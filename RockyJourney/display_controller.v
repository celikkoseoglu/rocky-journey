==> flow/design.v <==
module display_controller (
		input clk, clear,
		input [1:4] enables, 
		input [3:0] digit4, digit3, digit2, digit1,
		output [0:3] AN,
		output [6:0] C,
		output       DP
		);
		reg [3:0] current_digit, cur_dig_AN;
		reg [6:0] segments;
      assign AN = ~(enables & cur_dig_AN); 
      assign C = ~segments;      
      assign DP = 1;             
	   localparam N=18;
	   reg [N-1:0] count;
	always @(posedge clk, posedge clear)
		if(clear) count <= 0;
		else count <= count + 1;	
	always @ (count[N-1:N-2], digit1, digit2, digit3, digit4)
	   case (count[N-1:N-2])
		2'b00: begin current_digit = digit4; cur_dig_AN = 4'b0001; end  
		2'b01: begin current_digit = digit3; cur_dig_AN = 4'b0010; end
		2'b10: begin current_digit = digit2; cur_dig_AN = 4'b0100; end
		2'b11: begin current_digit = digit1; cur_dig_AN = 4'b1000; end
		default: begin current_digit = 4'bxxxx; cur_dig_AN = 4'bxxxx; end
	   endcase
	always @ (current_digit)
		case (current_digit)
		4'b0000: segments = 7'b111_1110;   
		4'b0001: segments = 7'b011_0000;   
		4'b0010: segments = 7'b110_1101;   
		4'b0011: segments = 7'b111_1001;   
		4'b0100: segments = 7'b011_0011;   
		4'b0101: segments = 7'b101_1011;   
		4'b0110: segments = 7'b101_1111;   
		4'b0111: segments = 7'b111_0000;   
		4'b1000: segments = 7'b111_1111;   
		4'b1001: segments = 7'b111_0011;   
		4'b1010: segments = 7'b111_0111;   
		4'b1011: segments = 7'b001_1111;   
		4'b1100: segments = 7'b000_1101;   
		4'b1101: segments = 7'b011_1101;   
		4'b1110: segments = 7'b100_1111;   
		4'b1111: segments = 7'b100_0111;   
		default: segments = 7'bxxx_xxxx;
		endcase		
endmodule
## Step by step through the tools: display_controller

Tool output for the design above, in the order of the flow.
Lines are those of the file above, counted from 1.
Library cell names are shortened.
The mark n/a stands for no value.

| set-up | value |
|---|---|
| design top | display_controller |
| clock port | clk |
| standard-cell library | sky130hd |
| timing corner | tt_025C_1v80 |

## After elaboration

Source: Yosys, flattened and elaborated, memories not mapped. Widths are those after wreduce; folded enables and synchronous resets count as part of the registers. Registers that Yosys merges into a memory's read port (data or address) are not register bits. Print and check cells do not count. Equal cells are merged and count once.
Memory sizes are those after Yosys's memory passes, which may raise the word count (mostly to a power of two), join words into wider ones and drop unused or constant bits.

| storage and ports | value |
|---|---|
| bits in registers | 18 |
| bits in read-only memories | 112 |
| memories kept | 1 |
| bits of input ports | 22 |
| output and inout port bits | 12 |
| cells after elaboration | 12 |

| cells by class | value |
|---|---|
| add/sub/neg operators | 1 |
| equal/unequal tests | 3 |
| mux-type cells | 2 |
| bitwise gates (word level) | 3 |
| reduce/logical cells | 1 |

Memories:

| name | depth | width | rd ports | wr ports | RTL line | RTL |
|---|---|---|---|---|---|---|
| (no name shown) | 16 | 7 | 1 | 0 | 28 | `case (current_digit)` |

Operators by type and width:

| kind | number |
|---|---|
| case mux 4 bit (select 4 bit) | 2 |
| adder 18 x 1 -> 18 bit with constant B | 1 |
| inverter 7 bit | 1 |
| == test 2 bit with constant B | 2 |
| AND 4 bit | 1 |
| inverter 4 bit | 1 |
| == test 2 x 1 -> 1 bit with constant B | 1 |
| zero test 2 bit | 1 |

## Logic depth

Longest topological path by Yosys (ltp), each cell counted once; first at word level (registers and memories cut), then after technology mapping (sequential cells cut; the memories' decode and read muxes count).

| logic depth | value |
|---|---|
| depth in word-level cells | 4 |
| ABC_AREA | 0 |
| mapped depth | 7 |
| depth with buffers taken out | 6 |

## Netlist

The flow's flattened synthesis, as Yosys stat reports it; memories are mapped. The netlist is that of the ABC_AREA named above (0 if unset); the other value can give another one.

Cells by type:

| cell type | number | area in all (um2) |
|---|---|---|
| dfrtp_1 | 18 | 450.432 |
| xnor2_1 | 11 | 96.342 |
| ha_1 | 6 | 75.072 |
| mux4_2 | 3 | 67.565 |
| nand3_1 | 10 | 50.048 |
| xor2_1 | 5 | 43.792 |
| nand2_1 | 11 | 41.29 |
| buf_6 | 3 | 33.782 |
| mux2i_1 | 3 | 30.029 |
| mux4_1 | 1 | 26.275 |
| nor3_1 | 4 | 20.019 |
| and3_1 | 3 | 18.768 |
| inv_1 | 5 | 18.768 |
| nand3b_1 | 2 | 15.014 |
| nor2_1 | 4 | 15.014 |
| or2b_1 | 2 | 15.014 |
| nand4_1 | 2 | 12.512 |
| nor4_2 | 1 | 12.512 |

Not listed: further types 13, cells in them 15.

| mapped netlist | value |
|---|---|
| cell count | 109 |
| chip area (Yosys) | 1134.8 um2 |
| sequential part of the area | 450.4 um2 |
| flip-flop cells | 18 |
| buffer cells | 5 |

## Worst setup path after synthesis

Path of least setup slack by OpenSTA after synthesis, without wires, with an ideal clock, recovery checks aside; 20% of the period is set as input and as output delay. Where synthesis merged equal registers, the netlist keeps one of their names.

| timing after synthesis | value |
|---|---|
| path type | in2out |
| from | input port digit3[0] |
| to | output port C[3] |
| period | 5.72 ns |
| input delay | 1.144 ns |
| output delay | 1.144 ns |
| time at the first pin | 1.144 ns |
| arrival | 2.564 ns |
| data required time | 4.576 ns |
| path slack | 2.012 ns |
| path delay | 1.420 ns |
| driving pins on the path | 5 |
| path buffers | 0 |
| synthesis period reached | 3.708 ns |

"path delay" is the arrival time less input delay plus setup time.
A path that ends at an output port has no setup time.
"driving pins on the path": output pins that drive a net of the path, with the launching flip-flop's if there is one; two outputs of one cell count as two.
"synthesis period reached" = period - worst setup slack (recovery checks aside). The figure is calculated, with input and output delays left at 20% of the set period.
The rows between start and end are the longest chain of elaborated cells between them; the timing report does not say that the signal goes this way. Where chains are equally long, one stands for them.
A line is the first line of the expression or statement that the cell stems from. Yosys adds cells for indexed reads and writes and turns some case tables into memories.
A memory read counts as a cell of the chain, while the word-level depth stops at memories.

| on the way, after synthesis | value |
|---|---|
| cells stage by stage | mux4_1 -> inv_1 -> ha_1 -> and3_1 -> nor3_1 |
| length of the longest elaborated chain | 3 |
| elaborated cells between the ends (all ways) | 3 |
| RTL lines with such cells | 3 |
| classes of those cells | 1 x mux; 1 x logic; 1 x memory |

Ends and longest elaborated chain, after synthesis:

| item | RTL line | RTL |
|---|---|---|
| start: declaration | 4 | `input [3:0] digit4, digit3, digit2, digit1,` |
| case mux 4 bit (select 4 bit) | 20 | `case (count[N-1:N-2])` |
| memory read (16 x 7 bit) | 28 | `case (current_digit)` |
| inverter 7 bit | 12 | `assign C = ~segments;` |
| end: declaration | 6 | `output [6:0] C,` |

## Path in the finished layout

From the final timing report of flow run 1: the path of least setup slack in the routed layout; clock arrival at registers is part of the times.

| timing post-layout | value |
|---|---|
| path type | in2out |
| from | input port digit4[0] |
| to | output port C[3] |
| period | 4.4 ns |
| input delay | 0.88 ns |
| output delay | 0.88 ns |
| time at the first pin | 0.88 ns |
| arrival | 2.48 ns |
| data required time | 3.52 ns |
| path slack | 1.04 ns |
| driving pins on the path | 8 |
| path buffers | 2 |

The rows between start and end are the longest chain of elaborated cells between them; the timing report does not say that the signal goes this way. Where chains are equally long, one stands for them.
A memory read counts as a cell of the chain, while the word-level depth stops at memories.

| on the way, post-layout | value |
|---|---|
| cells stage by stage | clkbuf_2 -> mux4_2 -> inv_2 -> ha_4 -> or2b_1 -> a21oi_2 -> nor3_2 -> buf_2 |
| length of the longest elaborated chain | 3 |
| elaborated cells between the ends (all ways) | 3 |
| RTL lines with such cells | 3 |
| classes of those cells | 1 x mux; 1 x logic; 1 x memory |

Ends and longest elaborated chain, post-layout:

| item | RTL line | RTL |
|---|---|---|
| start: declaration | 4 | `input [3:0] digit4, digit3, digit2, digit1,` |
| case mux 4 bit (select 4 bit) | 20 | `case (count[N-1:N-2])` |
| memory read (16 x 7 bit) | 28 | `case (current_digit)` |
| inverter 7 bit | 12 | `assign C = ~segments;` |
| end: declaration | 6 | `output [6:0] C,` |

Wiki page: display_controller / flow data

Flow measurements of display_controller on sky130hd: 2 stored runs with different settings, listed in no order. Input and output delays are each 20% of the period that was set; the output load is 0.01 pF.
"clock period achieved" is the run's clock period less its worst setup slack. It is reckoned from that one timing run; input and output delays stay at 20% of the period that was set.
"allowed time less slack (worst setup path)" = time allowed to the worst setup path (clock period - input delay - output delay, where it has them) - its slack; a late launch clock adds to it, a late capture clock takes from it.
"total design power" rests on the timing tool's default activity at the inputs, not on a simulated workload.

## Flow run 1

==> flow/run.sh <==
#!/bin/bash
# the make line also repeats the synthesis and layout settings of config.mk as NAME=value (left out here)
make -C /OpenROAD-flow-scripts/flow DESIGN_CONFIG=/design/flow/config.mk WORK_HOME=/design/flow/orfs CLKGATE_MAP_FILE= finish
==> flow/config.mk <==
export PLATFORM = sky130hd
export DESIGN_NAME = display_controller
export DESIGN_NICKNAME = display_controller
export VERILOG_FILES = /design/flow/design.v
export SDC_FILE = /design/flow/constraint.sdc
export NUM_CORES = 4
export LEC_CHECK = 0
export CAP_MARGIN = 20
export CORE_MARGIN = 8
export CORE_UTILIZATION = 65
export GPL_ROUTABILITY_DRIVEN = 1
export MAX_ROUTING_LAYER = met4
export MIN_ROUTING_LAYER = met1
export PLACE_DENSITY_LB_ADDON = 0.03
export SETUP_SLACK_MARGIN = 1.13
export SLEW_MARGIN = 40
==> flow/constraint.sdc <==
create_clock -name core_clock -period 4.4 [get_ports {clk}]
set_input_delay 0.8800 -clock core_clock [delete_from_list [all_inputs] [get_ports {clk}]]
set_output_delay 0.8800 -clock core_clock [all_outputs]
set_load 0.01 [all_outputs]

| result of flow run 1 | value |
|---|---|
| setup TNS | 0.000 ns |
| die footprint | 3339.1 um2 |
| clock period achieved | 3.357 ns |
| worst slack on setup checks | 1.043 ns |
| standard-cell area after routing | 1605.3 um2 |
| allowed time less slack (worst setup path) | 1.60 ns |
| worst setup path kind | in2out |
| utilization in the final report | 95.0 % |
| synthesized cell area | 1134.8 um2 |
| final worst hold slack | 0.494 ns |
| total design power | 0.3263 mW |

## Flow run 2

==> flow/run.sh <==
#!/bin/bash
# the make line also repeats the synthesis and layout settings of config.mk as NAME=value (left out here)
make -C /OpenROAD-flow-scripts/flow DESIGN_CONFIG=/design/flow/config.mk WORK_HOME=/design/flow/orfs CLKGATE_MAP_FILE= finish
==> flow/config.mk <==
export PLATFORM = sky130hd
export DESIGN_NAME = display_controller
export DESIGN_NICKNAME = display_controller
export VERILOG_FILES = /design/flow/design.v
export SDC_FILE = /design/flow/constraint.sdc
export NUM_CORES = 4
export LEC_CHECK = 0
export ABC_AREA = 0
export CAP_MARGIN = 20
export CELL_PAD_IN_SITES_GLOBAL_PLACEMENT = 1
export CORE_MARGIN = 2
export CORE_UTILIZATION = 69
export GPL_TIMING_DRIVEN = 1
export MIN_ROUTING_LAYER = met2
export PLACE_DENSITY_LB_ADDON = 0.1
export SETUP_SLACK_MARGIN = 1.32
export SLEW_MARGIN = 25
export TNS_END_PERCENT = 5
==> flow/constraint.sdc <==
create_clock -name core_clock -period 4.6 [get_ports {clk}]
set_input_delay 0.9200 -clock core_clock [delete_from_list [all_inputs] [get_ports {clk}]]
set_output_delay 0.9200 -clock core_clock [all_outputs]
set_load 0.01 [all_outputs]

Flow run 2: no final report: placement broke off with FLW-0024
